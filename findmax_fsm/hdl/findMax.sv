==> flow/design.v <==
module comparator
#(
parameter WIDTH = 8 
)
(
input logic [WIDTH-1:0] A, B,  
output logic AltB,             
output logic AeqB,             
output logic AgtB              
); 
assign AltB = A < B ? 1'b1 : 1'b0; 
assign AeqB = A == B ? 1'b1 : 1'b0; 
assign AgtB = A > B ? 1'b1 : 1'b0; 
endmodule: comparator
module findMax
(
    input clk, rst,                  
    input logic start,               
    input logic [7:0] inputA,        
    output logic [7:0] maxValue,     
    output done                      
);
logic enable_register; 
logic AgtB; 
fsm FSM (.clk(clk), .rst(rst), .start(start), .done(done), .ldMax(enable_register), .in_GTR_Max(AgtB)); 
register REG_INST (.clk(clk), .rst(rst), .en(enable_register), .D(inputA), .Q(maxValue)); 
comparator COMPARTAOR_INST (.A(inputA), .B(maxValue), .AgtB(AgtB), .AltB(), .AeqB()); 
endmodule: findMax
module fsm (
    input logic clk, rst,            
    input logic start,               
    input logic in_GTR_Max,          
    output logic ldMax,              
    output logic done                
);
    enum logic {RESET = 1'b0,
                CHECK = 1'b1} STATE, NEXT_STATE; 
    always_comb
    begin 
        case(STATE)
        RESET: begin 
            if(!start)
                NEXT_STATE = RESET; 
            else    
                NEXT_STATE = CHECK; 
        end 
        CHECK: begin 
            if(!start)
                NEXT_STATE = RESET; 
            else    
                NEXT_STATE = CHECK; 
        end 
        endcase
    end
    always_comb
    begin 
        case(STATE)
            RESET: begin 
                ldMax = start; 
                done = 0;
            end 
            CHECK: begin 
                ldMax = (in_GTR_Max == 1) ? 1 : 0; 
                done = ~start; 
            end
            default: begin 
                ldMax = 1'bz; 
                done = 1'bz; 
            end 
        endcase
    end
    always_ff @(posedge clk or posedge rst)
    begin 
        if(rst)
            STATE <= RESET;  
        else
            STATE <= NEXT_STATE;  
    end 
endmodule: fsm 
module register
#(
parameter WIDTH = 8 
)
(
input logic [WIDTH-1: 0] D,          
input logic en,                      
input logic clk, rst,                
output logic [WIDTH-1:0] Q           
);
    always_ff @(posedge clk or posedge rst) 
    begin 
        if (rst)
            Q <= 0; 
        else if (en)
            Q <= D; 
        else 
            Q <= Q; 
    end
endmodule: register
### Step by step through the tools: findMax

The steps from the RTL of findMax to its reports follow in flow order.
Line numbers count from 1 in the design file above.
Operators: Yosys type, input widths -> output width; for muxes data width and select width s.
Not given: -

* design top: findMax
* clock port: clk
* standard-cell library: sky130hd
* library corner: tt_025C_1v80

### Word level

Yosys after proc, flatten, opt, wreduce and memory -nomap, before mapping. Enables and synchronous resets that opt folds into registers are not counted as muxes. Memory bits, and registers merged into a memory's read port (data or address), are not among the register bits. Print and check cells are not counted. Equal cells are merged and count once.

* register bits after elaboration: 9
* input port bits: 11
* output and inout bits: 9
* word-level cells: 10

* order comparisons: 1
* mux-type cells: 5
* bitwise logic cells: 2

Operator list (number)
* $gt 8x8->1: 1
* $pmux 1 s2: 2
* $mux 1: 3
* $not 1->1: 2

### Logic depth

Depth = most cells in a row (Yosys ltp): at word level without a register or memory, in the mapped netlist without a sequential cell, where the memories' decode and read muxes count.

* depth in word-level cells: 4
* ABC_AREA: 0
* depth in mapped cells: 8
* mapped depth without buffers: 7

### After synthesis

The flow's flattened synthesis, as Yosys stat reports it; memories are mapped. The netlist is that of the ABC_AREA named above (0 if unset); the other value can give another one.
Totals and module areas in this step are rounded.

Cells by type
* sky130_fd_sc_hd__dfrtp_1: number 9, area in all 225.216 µm²
* sky130_fd_sc_hd__ha_1: number 8, area in all 100.096 µm²
* sky130_fd_sc_hd__a2bb2oi_1: number 8, area in all 70.067 µm²
* sky130_fd_sc_hd__o311ai_1: number 8, area in all 70.067 µm²
* sky130_fd_sc_hd__o211ai_1: number 7, area in all 52.55 µm²
* sky130_fd_sc_hd__buf_6: number 3, area in all 33.782 µm²
* sky130_fd_sc_hd__inv_1: number 9, area in all 33.782 µm²
* sky130_fd_sc_hd__nand2_1: number 9, area in all 33.782 µm²
* sky130_fd_sc_hd__o211ai_2: number 2, area in all 25.024 µm²
* sky130_fd_sc_hd__a21oi_4: number 1, area in all 16.266 µm²
* sky130_fd_sc_hd__a21oi_1: number 3, area in all 15.014 µm²
* sky130_fd_sc_hd__o21a_4: number 1, area in all 15.014 µm²
* sky130_fd_sc_hd__nor2b_4: number 1, area in all 13.763 µm²
* sky130_fd_sc_hd__nand4_2: number 1, area in all 12.512 µm²
* sky130_fd_sc_hd__nor2b_1: number 2, area in all 12.512 µm²
* sky130_fd_sc_hd__o21ai_2: number 1, area in all 8.758 µm²
* sky130_fd_sc_hd__nand2b_1: number 1, area in all 6.256 µm²
* sky130_fd_sc_hd__nand4_1: number 1, area in all 6.256 µm²

Not listed: further types 2, cells in them 2.

* cell count: 77
* chip area (Yosys): 759 µm²
* sequential area: 225 µm²
* flip-flop cells: 9
* buffer cells: 5

By module: a second synthesis without flattening, with its own total; a netlist apart from the flattened one above.

* cells (unflattened synthesis): 51
* area (unflattened synthesis): 611 µm²

Rows give one instance, submodules left out.

By module
* register: times used 1, cells 18, area 335 µm², seq. area 200 µm²
* comparator: times used 1, cells 29, area 225 µm², seq. area 0.0 µm²
* fsm: times used 1, cells 4, area 50.0 µm², seq. area 25.0 µm²
* findMax: times used 1, cells 0, area 0.0 µm², seq. area 0.0 µm²

### Path before layout

Path of least setup slack by OpenSTA after synthesis, without wires, with an ideal clock, recovery checks aside; 20% of the period is set as input and as output delay. Where synthesis merged equal registers, the netlist keeps one of their names.

* path kind: register -> register
* start point: register REG_INST.Q[1]
* end point: register REG_INST.Q[0]
* clock period: 1.82 ns
* setup time: 0.138 ns
* time at the first pin: 0.000 ns
* arrival time: 1.491 ns
* data required time: 1.682 ns
* setup slack: 0.191 ns
* delay of the path: 1.629 ns
* stages: 9
* buffers on the path: 1
* period reached after synthesis: 1.629 ns

"delay of the path" = arrival - input delay + setup time.
"stages" counts driving pins, that of a launching flip-flop among them; a cell with two outputs on the path counts twice.
"period reached after synthesis" is the clock period less the worst setup slack; recovery checks do not enter. This is arithmetic on one report: input and output delays are still those of the set period (20% each).
Between the ends stands the longest chain of elaborated cells between them, by number of cells; it is not shown to be the way that was timed. Of several equally long chains one is given.
A line is the first line of the expression or statement that the cell stems from. Yosys adds cells for indexed reads and writes and turns some case tables into memories.
A register here has more assigning lines than the two given.

* cell sequence: sky130_fd_sc_hd__dfrtp_1 > sky130_fd_sc_hd__inv_1 > sky130_fd_sc_hd__ha_1 > sky130_fd_sc_hd__nor2b_4 > sky130_fd_sc_hd__o211ai_2 > sky130_fd_sc_hd__a21oi_4 > sky130_fd_sc_hd__buf_6 > sky130_fd_sc_hd__o211ai_1 > sky130_fd_sc_hd__o311ai_1
* length of the longest elaborated chain: 4
* elaborated cells between the ends (all ways): 4
* source lines of those cells: 3
* those cells by class: compare: 1; mux: 3

RTL lines, path post-synthesis
* from (decl): RTL line 88 `output logic [WIDTH-1:0] Q`
* from (assign): RTL line 93 `Q <= 0;`
* from (assign): RTL line 95 `Q <= D;`
* $gt 8x8->1: RTL line 13 `assign AgtB = A > B ? 1'b1 : 1'b0;`
* $mux 1: RTL line 13
* $mux 1: RTL line 63 `ldMax = (in_GTR_Max == 1) ? 1 : 0;`
* $pmux 1 s2: RTL line 57 `case(STATE)`
* to (assign): RTL line 93
* to (assign): RTL line 95
* to (decl): RTL line 88

### Path in the finished layout

From the final timing report of job 2: the path of least setup slack in the routed layout; clock arrival at registers is part of the times.

* path kind: input -> output
* start point: input start
* end point: output done
* clock period: 3.37 ns
* external input delay: 0.67 ns
* output delay: 0.67 ns
* time at the first pin: 0.67 ns
* arrival time: 1.79 ns
* data required time: 2.70 ns
* setup slack: 0.90 ns
* stages: 3
* buffers on the path: 2

Between the ends stands the longest chain of elaborated cells between them, by number of cells; it is not shown to be the way that was timed. Of several equally long chains one is given.

* cell sequence: sky130_fd_sc_hd__clkdlybuf4s50_1 > sky130_fd_sc_hd__nor2b_1 > sky130_fd_sc_hd__clkdlybuf4s50_1
* length of the longest elaborated chain: 2
* elaborated cells between the ends (all ways): 2
* source lines of those cells: 2
* those cells by class: mux: 1; logic: 1

RTL lines, path post-layout
* from (decl): RTL line 18 `input logic start,`
* $not 1->1: RTL line 64 `done = ~start;`
* $pmux 1 s2: RTL line 57 `case(STATE)`
* to (decl): RTL line 21 `output done`

Ticket comment

Below are 2 stored runs of the flow (Yosys, OpenROAD; platform sky130hd) on findMax, each with its settings and what was measured, unordered. Constraints: input delay and output delay 20% of the set period each, output load 0.01 pF.
"achieved clock period": clock period set for the run, less the worst setup slack. It is reckoned from that one timing run; input and output delays stay at 20% of the period that was set.
"worst setup path time" is the time allowed to the run's worst setup path (the clock period less input and output delay, where it has them) less its slack. Clock arrival times count: a late capture clock shortens it, a late launch clock lengthens it.
"power consumption" rests on the timing tool's default activity at the inputs, not on a simulated workload.
Results are given in rounded form.

### Job 1

==> flow/run.sh <==
#!/bin/bash
# the make line also repeats the synthesis and layout settings of config.mk as NAME=value (left out here)
make -C /OpenROAD-flow-scripts/flow DESIGN_CONFIG=/design/flow/config.mk WORK_HOME=/design/flow/orfs CLKGATE_MAP_FILE= finish
==> flow/config.mk <==
export PLATFORM = sky130hd
export DESIGN_NAME = findMax
export DESIGN_NICKNAME = findMax
export VERILOG_FILES = /design/flow/design.v
export SDC_FILE = /design/flow/constraint.sdc
export NUM_CORES = 4
export LEC_CHECK = 0
export ABC_AREA = 0
export CAP_MARGIN = 25
export CELL_PAD_IN_SITES_DETAIL_PLACEMENT = 2
export CELL_PAD_IN_SITES_GLOBAL_PLACEMENT = 1
export CORE_MARGIN = 2
export CORE_UTILIZATION = 64
export MAX_ROUTING_LAYER = met5
export MIN_ROUTING_LAYER = met1
export PLACE_DENSITY = 0.55
export SLEW_MARGIN = 25
export TNS_END_PERCENT = 5
==> flow/constraint.sdc <==
create_clock -name core_clock -period 1.86 [get_ports {clk}]
set_input_delay 0.3720 -clock core_clock [delete_from_list [all_inputs] [get_ports {clk}]]
set_output_delay 0.3720 -clock core_clock [all_outputs]
set_load 0.01 [all_outputs]

Outcome of job 1: unfinished; error GPL-0301 in placement

### Job 2

==> flow/run.sh <==
#!/bin/bash
# the make line also repeats the synthesis and layout settings of config.mk as NAME=value (left out here)
make -C /OpenROAD-flow-scripts/flow DESIGN_CONFIG=/design/flow/config.mk WORK_HOME=/design/flow/orfs CLKGATE_MAP_FILE= finish
==> flow/config.mk <==
export PLATFORM = sky130hd
export DESIGN_NAME = findMax
export DESIGN_NICKNAME = findMax
export VERILOG_FILES = /design/flow/design.v
export SDC_FILE = /design/flow/constraint.sdc
export NUM_CORES = 4
export LEC_CHECK = 0
export CAP_MARGIN = 20
export CORE_MARGIN = 2
export CORE_UTILIZATION = 40
export SLEW_MARGIN = 20
==> flow/constraint.sdc <==
create_clock -name core_clock -period 3.37 [get_ports {clk}]
set_input_delay 0.6740 -clock core_clock [delete_from_list [all_inputs] [get_ports {clk}]]
set_output_delay 0.6740 -clock core_clock [all_outputs]
set_load 0.01 [all_outputs]

Results of job 2:
- Post-synthesis cell area: 759 µm²
- Die size: 2260 µm²
- Standard-cell area after layout: 965 µm²
- Post-layout utilization: 0.547
- Smallest setup slack: 0.902 ns
- Total negative setup slack: 0.000 ns
- Smallest hold slack: 0.600 ns
- Power consumption: 0.000739 W
- Achieved clock period: 2.468 ns
- Worst setup path time: 1.12 ns
- Worst path kind: input -> output
