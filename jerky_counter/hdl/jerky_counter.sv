==> flow/design.v <==
module jerky_counter (
input logic clock, reset,  
output logic [7:0] count   
); 
	int state = 0; 
	always_ff @(posedge clock, negedge reset) begin 
	if(!reset) begin 
	  state <= 0; 
	  count <= 8'b00000001;
	end 
	else begin
		if (state%2 == 0) 
	 		 count <= 8'b00000001;
		else 
			 count <= 8'b00000001 << ((state/2) + 1);
		if (state == 13)
			 state <= 0; 
		else 
		 	 state <= state + 1; 	
	end 
    end
endmodule: jerky_counter 
Step by step through the tools: jerky_counter --
What the tools print for jerky_counter, step after step. Line numbers count from 1 in the design file above. Library cell names are shortened. The mark n/a stands for no value.
Set-up: design top jerky_counter, clock input clock, standard-cell library sky130hd, library corner tt_025C_1v80

Elaborated design --
Source: Yosys, flattened and elaborated, memories not mapped. Widths are those after wreduce; folded enables and synchronous resets count as part of the registers. Registers that Yosys merges into a memory's read port (data or address) are not register bits. Print and check cells do not count. Equal cells are merged and count once.
Storage and ports: memory bits (writable) 0, input bits 2, clocked read ports x word width 0, bits in latches 0, register bits 40, output and inout port bits 8, memories 0, ROM bits 0
Cells by class: $lt $le $gt $ge 0, reductions and logical operators 1, add/sub/neg operators 3, div/mod/pow operators 0, shifts and indexed selects 1, bitwise gates (word level) 1, equality and inequality tests 1, $mul 0, muxes and demuxes 2
Operators by type and width (count):
- 32-bit by 2-bit adder with 32-bit output with constant B | 2
- 1-bit by 32-bit left shift with 8-bit output with constant A | 1
- 32-bit by 1-bit adder with 32-bit output | 1
- 32-bit by 5-bit equality test with 1-bit output with constant B | 1
- 32-bit logical NOT | 1
- 32-bit two-way mux | 1
- 8-bit two-way mux | 1
- 1-bit bitwise AND | 1

Depth --
Depth = most cells in a row (Yosys ltp): at word level without a register or memory, in the mapped netlist without a sequential cell, where the memories' decode and read muxes count.
Logic depth: depth after elaboration 5, ABC_AREA 0, mapped depth 10, mapped depth without buffers 10

Synthesis result --
Source: synth_stat.txt of the flow (Yosys; design flattened, memories mapped). It holds for the ABC_AREA given above (unset counts as 0); a run with the other value may have another netlist. The area totals of this step are shown rounded.
Mapped netlist: synthesis area 0.0027 mm², sequential part of the area 0.001 mm², buffers 23, flip-flops 40, mapped cells 275
Cells by type:
- dfrtp_1 | count 39, total area 975.936 µm²
- xnor2_1 | count 22, total area 192.685 µm²
- xor2_1 | count 18, total area 157.651 µm²
- nand4_1 | count 17, total area 106.352 µm²
- nor3_1 | count 17, total area 85.082 µm²
- buf_6 | count 7, total area 78.826 µm²
- nand3_1 | count 15, total area 75.072 µm²
- nand2_1 | count 19, total area 71.318 µm²
- nor2_1 | count 19, total area 71.318 µm²
- nor4_1 | count 11, total area 68.816 µm²
- nand4_2 | count 5, total area 62.56 µm²
- ha_1 | count 4, total area 50.048 µm²
- buf_2 | count 7, total area 35.034 µm²
- nor2b_1 | count 5, total area 31.28 µm²
- a211o_2 | count 3, total area 30.029 µm²
- a2111oi_4 | count 1, total area 27.526 µm²
- dfstp_2 | count 1, total area 26.275 µm²
- inv_1 | count 7, total area 26.275 µm²
Not listed: further types 38, cells in them 58.

Worst setup path after synthesis --
OpenSTA on the mapped netlist: ideal clock, no wires. The path of least setup slack (recovery checks aside). Input and output delay are each 20% of the period. Register names are those of the netlist, which keeps one name where synthesis merged equal registers.
Timing post-synthesis: path type flip-flop to flip-flop, from reg state[0], to reg count[0], delay of the path 2.677 ns, setup time 0.097 ns, data required time 4.723 ns, period 4.82 ns, launch time at the first pin 0.000 ns, stages 11, slack 2.143 ns, arrival 2.580 ns, buffers on the path 0, period reached after synthesis 2.677 ns
"delay of the path" is the arrival time less input delay plus setup time. "stages": output pins that drive a net of the path, with the launching flip-flop's if there is one; two outputs of one cell count as two. "period reached after synthesis" = period - worst setup slack (recovery checks aside). The figure is calculated, with input and output delays left at 20% of the set period. Between the ends stands the longest chain of elaborated cells between them, by number of cells; it is not shown to be the way that was timed. Of several equally long chains one is given. A line is the first line of the expression or statement that the cell stems from. Yosys adds cells for indexed reads and writes and turns some case tables into memories. At most two assigning lines are given for a register; there are more.
On the way, post-synthesis: cells stage by stage dfrtp_1 -> nand2_1 -> ha_1 -> inv_1 -> ha_1 -> nand3_2 -> nor4_1 -> nand3_1 -> a2111oi_4 -> nand4_4 -> o41ai_2, length of the longest elaborated chain 5, elaborated cells between the ends (all ways) 6, classes of those cells add/sub (2); shift (1); mux (1); logic (1); reduce/logical (1)
Ends and longest elaborated chain, post-synthesis:
- start: declaration | line 5 | int state = 0;
- start: assignment | line 8 | state <= 0;
- start: assignment | line 19 | state <= state + 1;
- 1-bit bitwise AND
- 32-bit by 1-bit adder with 32-bit output
- 32-bit by 2-bit adder with 32-bit output | line 15 | count <= 8'b00000001 << ((state/2) + 1);
- 1-bit by 32-bit left shift with 8-bit output | line 15
- 8-bit two-way mux | line 12 | if (state%2 == 0)
- end: assignment | line 13 | count <= 8'b00000001;
- end: assignment | line 15
- end: declaration | line 3 | output logic [7:0] count

Timing after layout --
From the final timing report of stored run 1: the path of least setup slack in the routed layout; clock arrival at registers is part of the times.
Timing after layout: path type flip-flop to flip-flop, from reg state[0], to reg count[1], stages 12, buffers on the path 1, slack -0.76 ns, data required time 1.83 ns, launch time at the first pin 0.30 ns, arrival 2.59 ns, setup time 0.09 ns, period 1.62 ns
Between the ends stands the longest chain of elaborated cells between them, by number of cells; it is not shown to be the way that was timed. Of several equally long chains one is given. At most two assigning lines are given for a register; there are more.
On the way, after layout: cells stage by stage dfrtp_2 -> nand2_2 -> ha_4 -> inv_4 -> ha_4 -> nand3_4 -> nor4_4 -> nand3_2 -> a2111oi_4 -> nand4_4 -> buf_6 -> nor4b_4, length of the longest elaborated chain 5, elaborated cells between the ends (all ways) 6, classes of those cells add/sub (2); shift (1); mux (1); logic (1); reduce/logical (1)
Ends and longest elaborated chain, after layout:
- start: declaration | line 5 | int state = 0;
- start: assignment | line 8 | state <= 0;
- start: assignment | line 19 | state <= state + 1;
- 1-bit bitwise AND
- 32-bit by 1-bit adder with 32-bit output
- 32-bit by 2-bit adder with 32-bit output | line 15 | count <= 8'b00000001 << ((state/2) + 1);
- 1-bit by 32-bit left shift with 8-bit output | line 15
- 8-bit two-way mux | line 12 | if (state%2 == 0)
- end: assignment | line 13 | count <= 8'b00000001;
- end: assignment | line 15
- end: declaration | line 3 | output logic [7:0] count

Subject: jerky_counter on sky130hd, stored results

Hello all,

Settings and measured results of 2 stored flow runs for module jerky_counter (sky130hd), not sorted in any way. The constraints put input and output delay at 20% of the set period each and load the outputs with 0.01 pF.
"critical setup path time": the worst setup path's part of the clock period (all of it between registers, 20% less for each end at a port) less its slack. A launch clock that arrives late makes it longer, a capture clock that arrives late makes it shorter.
By "total power after layout" is meant OpenSTA's value without simulated activity: inputs other than the clock are taken to toggle once in ten clock periods, and the tool carries that through the logic.
The measured numbers are rounded.

[stored run 1] flow files
==> flow/run.sh <==
#!/bin/bash
# the make line also repeats the synthesis and layout settings of config.mk as NAME=value (left out here)
make -C /OpenROAD-flow-scripts/flow DESIGN_CONFIG=/design/flow/config.mk WORK_HOME=/design/flow/orfs CLKGATE_MAP_FILE= finish
==> flow/config.mk <==
export PLATFORM = sky130hd
export DESIGN_NAME = jerky_counter
export DESIGN_NICKNAME = jerky_counter
export VERILOG_FILES = /design/flow/design.v
export SDC_FILE = /design/flow/constraint.sdc
export NUM_CORES = 4
export LEC_CHECK = 0
export ABC_AREA = 0
export CAP_MARGIN = 20
export CELL_PAD_IN_SITES_DETAIL_PLACEMENT = 0
export CELL_PAD_IN_SITES_GLOBAL_PLACEMENT = 3
export CORE_MARGIN = 2
export CORE_UTILIZATION = 30
export CTS_CLUSTER_DIAMETER = 184
export CTS_CLUSTER_SIZE = 23
export GPL_ROUTABILITY_DRIVEN = 0
export MAX_ROUTING_LAYER = met4
export MIN_ROUTING_LAYER = met2
export PLACE_DENSITY = 0.89
export SLEW_MARGIN = 20
==> flow/constraint.sdc <==
create_clock -name core_clock -period 1.62 [get_ports {clock}]
set_input_delay 0.3240 -clock core_clock [delete_from_list [all_inputs] [get_ports {clock}]]
set_output_delay 0.3240 -clock core_clock [all_outputs]
set_load 0.01 [all_outputs]

[stored run 1] result: setup slack of the critical path -0.76 ns; chip area after synthesis (Yosys) 0.0027 mm²; total power after layout 1700 µW; standard-cell area after routing 0.0042 mm²; total die area 0.0096 mm²; critical setup path time 2.38 ns; critical path kind flip-flop to flip-flop

[stored run 2] flow files
==> flow/run.sh <==
#!/bin/bash
# the make line also repeats the synthesis and layout settings of config.mk as NAME=value (left out here)
make -C /OpenROAD-flow-scripts/flow DESIGN_CONFIG=/design/flow/config.mk WORK_HOME=/design/flow/orfs CLKGATE_MAP_FILE= finish
==> flow/config.mk <==
export PLATFORM = sky130hd
export DESIGN_NAME = jerky_counter
export DESIGN_NICKNAME = jerky_counter
export VERILOG_FILES = /design/flow/design.v
export SDC_FILE = /design/flow/constraint.sdc
export NUM_CORES = 4
export LEC_CHECK = 0
export ABC_AREA = 0
export CAP_MARGIN = 20
export CORE_ASPECT_RATIO = 0.95
export CORE_MARGIN = 2
export CORE_UTILIZATION = 45
export GPL_TIMING_DRIVEN = 0
export MAX_ROUTING_LAYER = met4
export PLACE_DENSITY_LB_ADDON = 0.18
export SLEW_MARGIN = 5
export TNS_END_PERCENT = 100
==> flow/constraint.sdc <==
create_clock -name core_clock -period 3.52 [get_ports {clock}]
set_input_delay 0.7040 -clock core_clock [delete_from_list [all_inputs] [get_ports {clock}]]
set_output_delay 0.7040 -clock core_clock [all_outputs]
set_load 0.01 [all_outputs]

[stored run 2] result: critical setup path time 3.16 ns; critical path kind flip-flop to flip-flop; chip area after synthesis (Yosys) 0.0027 mm²; total power after layout 1000 µW; setup slack of the critical path 0.36 ns; standard-cell area after routing 0.003 mm²; total die area 0.0065 mm²

Thanks
